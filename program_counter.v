==> flow/design.v <==
module program_counter (
		input 	      clk_pi,
		input 	      clk_en_pi,
		input 	      reset_pi,
		input 	      branch_taken_pi,
		input [5:0]   branch_immediate_pi,  
		input 	      jump_taken_pi,
		input [11:0]  jump_immediate_pi,  
		output [15:0] pc_po
		);
   reg [15:0] 		      PC;   
       initial
	PC <= 16'hFFFF;   
	assign pc_po = PC;
	always @(posedge clk_pi) begin
	if(clk_en_pi)
	begin
		if(reset_pi)
			PC <= 16'b0;
		else
		begin
			PC <= PC + 2;
			if (branch_taken_pi)
			begin
				PC <= PC + 2 + {{10{branch_immediate_pi[5]}}, branch_immediate_pi};
			end
			else if (jump_taken_pi)
			begin
				PC <= PC + 2 + {{4{jump_immediate_pi[11]}}, jump_immediate_pi};
			end
		end			
	end
   end
endmodule
---- Reports on program_counter ----
What the tools print for program_counter, step after step.
Lines are those of the file above, counted from 1.
Operators: Yosys type, input widths -> output width; for muxes data width and select width s.
Library cell names are shortened.
The mark n/a stands for no value.
design
  top module .............................. program_counter
  clock input ............................. clk_pi
  standard-cell library ................... sky130hd
  library corner .......................... tt_025C_1v80

---- After elaboration ----
Counts by Yosys on the flattened word-level netlist (proc, flatten, opt, wreduce; memories kept). Register bits leave out memories and registers merged into their read ports (data or address); mux counts leave out enables and synchronous resets folded into registers. Print and check cells are left out. Cells with the same type and inputs are merged into one.
word-level totals
  word-level cells ........................ 6
  input bits .............................. 23
  output and inout port bits .............. 16
  flip-flop bits (word level) ............. 16
operators by class
  $add $sub $neg .......................... 3
  muxes and demuxes ....................... 2
operators by type and width
  kind                   count
  $add 16x16->16         2
  $mux 16                2
  $add 16x2->16 const B  1

---- Depth ----
Depth = most cells in a row (Yosys ltp): at word level without a register or memory, in the mapped netlist without a sequential cell, where the memories' decode and read muxes count.
logic depth
  word-level depth ........................ 4
  ABC_AREA ................................ 0
  depth in mapped cells ................... 13

---- Netlist ----
Source: synth_stat.txt of the flow (Yosys; design flattened, memories mapped). It holds for the ABC_AREA given above (unset counts as 0); a run with the other value may have another netlist.
Totals and module areas in this step are rounded.
mapped netlist
  standard cells after synthesis .......... 304
  flip-flop cells ......................... 16
  sequential part of the area ............. 480 µm²
  chip area (Yosys) ....................... 2600 µm²
cells by type
  cell      count  total area (µm²)
  edfxtp_1  16     480.461
  ha_1      35     437.92
  xnor2_1   21     183.926
  a21oi_1   26     130.125
  nor2_1    32     120.115
  a21o_1    12     90.086
  a211oi_1  11     82.579
  xor2_1    9      78.826
  nand2_1   15     56.304
  o21ai_0   10     50.048
  a211o_1   5      43.792
  fa_1      2      40.038
  mux2i_1   4      40.038
  nand3_1   8      40.038
  and3_1    6      37.536
  nand2b_1  6      37.536
  nand4_1   6      37.536
  o21a_1    5      37.536
Not listed: further types 42, cells in them 75.

---- Timing after synthesis ----
OpenSTA on the mapped netlist: ideal clock, no wires. The path of least setup slack (recovery checks aside). Input and output delay are each 20% of the period. Register names are those of the netlist, which keeps one name where synthesis merged equal registers.
path after synthesis
  kind .................................... register -> register
  start ................................... reg PC[3]
  end ..................................... reg PC[15]
  stages .................................. 14
  library setup time ...................... 0.255 ns
  required time ........................... 3.355 ns
  time at the first pin ................... 0.000 ns
  slack ................................... 0.308 ns
  arrival time ............................ 3.048 ns
  buffers on the path ..................... 0
  path delay .............................. 3.303 ns
  clock period ............................ 3.61 ns
  period reached after synthesis .......... 3.302 ns
"path delay" is the arrival time less input delay plus setup time.
"stages": output pins that drive a net of the path, with the launching flip-flop's if there is one; two outputs of one cell count as two.
"period reached after synthesis" = period - worst setup slack (recovery checks aside). The figure is calculated, with input and output delays left at 20% of the set period.
Between the ends stands the longest chain of elaborated cells between them, by number of cells; it is not shown to be the way that was timed. Of several equally long chains one is given.
Each line given opens the expression or statement behind the cell; cells for indexed reads and writes are added by Yosys, which also makes memories of some case tables.
A register here has more assigning lines than the two given.
between the ends, after synthesis
  cell sequence ........................... edfxtp_1 nand3_1 nor2_1 and3_1 nand2_1 xnor2_1 ha_1 a21oi_2 o21ai_2 a31o_1 or4b_1 a31oi_2 nor3_1 o21ba_1
  cells in the longest elaborated chain ... 4
  elaborated cells between the ends (all ways) .. 5
RTL lines, path after synthesis
  what            line  text
  from (decl)     11    reg [15:0] PC;
  from (assign)   22    PC <= PC + 2;
  from (assign)   25    PC <= PC + 2 + {{10{branch_immediate_pi[5]}}, branch_immediate_pi};
  $add 16x2->16   29    PC <= PC + 2 + {{4{jump_immediate_pi[11]}}, jump_immediate_pi};
  $add 16x16->16  29
  $mux 16         27    else if (jump_taken_pi)
  $mux 16         23    if (branch_taken_pi)
  to (assign)     22
  to (assign)     25
  to (decl)       11

---- Timing after layout ----
Path of least setup slack in the final report of run 2 (OpenROAD, finished layout, wires in). Where an end is a register, its clock arrival counts in the times.
path after layout
  kind .................................... register -> register
  start ................................... reg PC[3]
  end ..................................... reg PC[15]
  required time ........................... 4.39 ns
  library setup time ...................... 0.24 ns
  slack ................................... 0.76 ns
  buffers on the path ..................... 0
  clock period ............................ 4.38 ns
  stages .................................. 14
  arrival time ............................ 3.63 ns
  time at the first pin ................... 0.25 ns
Between the ends stands the longest chain of elaborated cells between them, by number of cells; it is not shown to be the way that was timed. Of several equally long chains one is given.
A register here has more assigning lines than the two given.
between the ends, after layout
  cell sequence ........................... edfxtp_1 nand3_1 nor2_1 and3_1 nand2_1 xnor2_1 ha_1 a21oi_2 o21ai_2 a31o_1 or4b_1 a31oi_2 nor3_1 o21ba_1
  cells in the longest elaborated chain ... 4
  elaborated cells between the ends (all ways) .. 5
RTL lines, path after layout
  what            line  text
  from (decl)     11    reg [15:0] PC;
  from (assign)   22    PC <= PC + 2;
  from (assign)   25    PC <= PC + 2 + {{10{branch_immediate_pi[5]}}, branch_immediate_pi};
  $add 16x2->16   29    PC <= PC + 2 + {{4{jump_immediate_pi[11]}}, jump_immediate_pi};
  $add 16x16->16  29
  $mux 16         27    else if (jump_taken_pi)
  $mux 16         23    if (branch_taken_pi)
  to (assign)     22
  to (assign)     25
  to (decl)       11

Subject: flow runs of program_counter

Hi,

Record of 2 stored runs of the RTL-to-layout flow on program_counter, platform sky130hd. The runs are unordered. Constraints: input delay and output delay 20% of the set period each, output load 0.01 pF.
By "reached clock period" is meant the clock period of the run minus its worst setup slack. This is arithmetic on one report: input and output delays are still those of the set period (20% each).
"time used up by the worst setup path" = time allowed to the worst setup path (clock period - input delay - output delay, where it has them) - its slack; a late launch clock adds to it, a late capture clock takes from it.
"total power of the final layout" is the tool's figure for a default switching activity; nothing was simulated.
Values from the reports are rounded here.

---- run 1 ----
settings
  period_ns = 2.98
  CORE_UTILIZATION = 32
  SETUP_SLACK_MARGIN = -0.23
  PLACE_DENSITY_LB_ADDON = 0.12
  CELL_PAD_IN_SITES_DETAIL_PLACEMENT = 2
  CAP_MARGIN = 35
  CORE_MARGIN = 2
  SLEW_MARGIN = 20
results
  no results, routing failed with DPL-0033

---- run 2 ----
settings
  period_ns = 4.38
  CORE_UTILIZATION = 26
  PLACE_DENSITY = 0.65
  CTS_CLUSTER_SIZE = 39
  CTS_CLUSTER_DIAMETER = 32
  CAP_MARGIN = 20
  CORE_MARGIN = 2
  SLEW_MARGIN = 20
results
  reached clock period .................... 3.617 ns
  area of the die ......................... 10800 µm²
  chip area after synthesis (Yosys) ....... 2600 µm²
  final setup TNS ......................... 0.000 ns
  setup slack of the critical path ........ 0.763 ns
  smallest hold slack ..................... 0.785 ns
  total power of the final layout ......... 868 µW
  utilization after routing ............... 32.8%
  standard-cell area after layout ......... 3190 µm²
  time used up by the worst setup path .... 3.62 ns
  critical path type ...................... register -> register

Regards
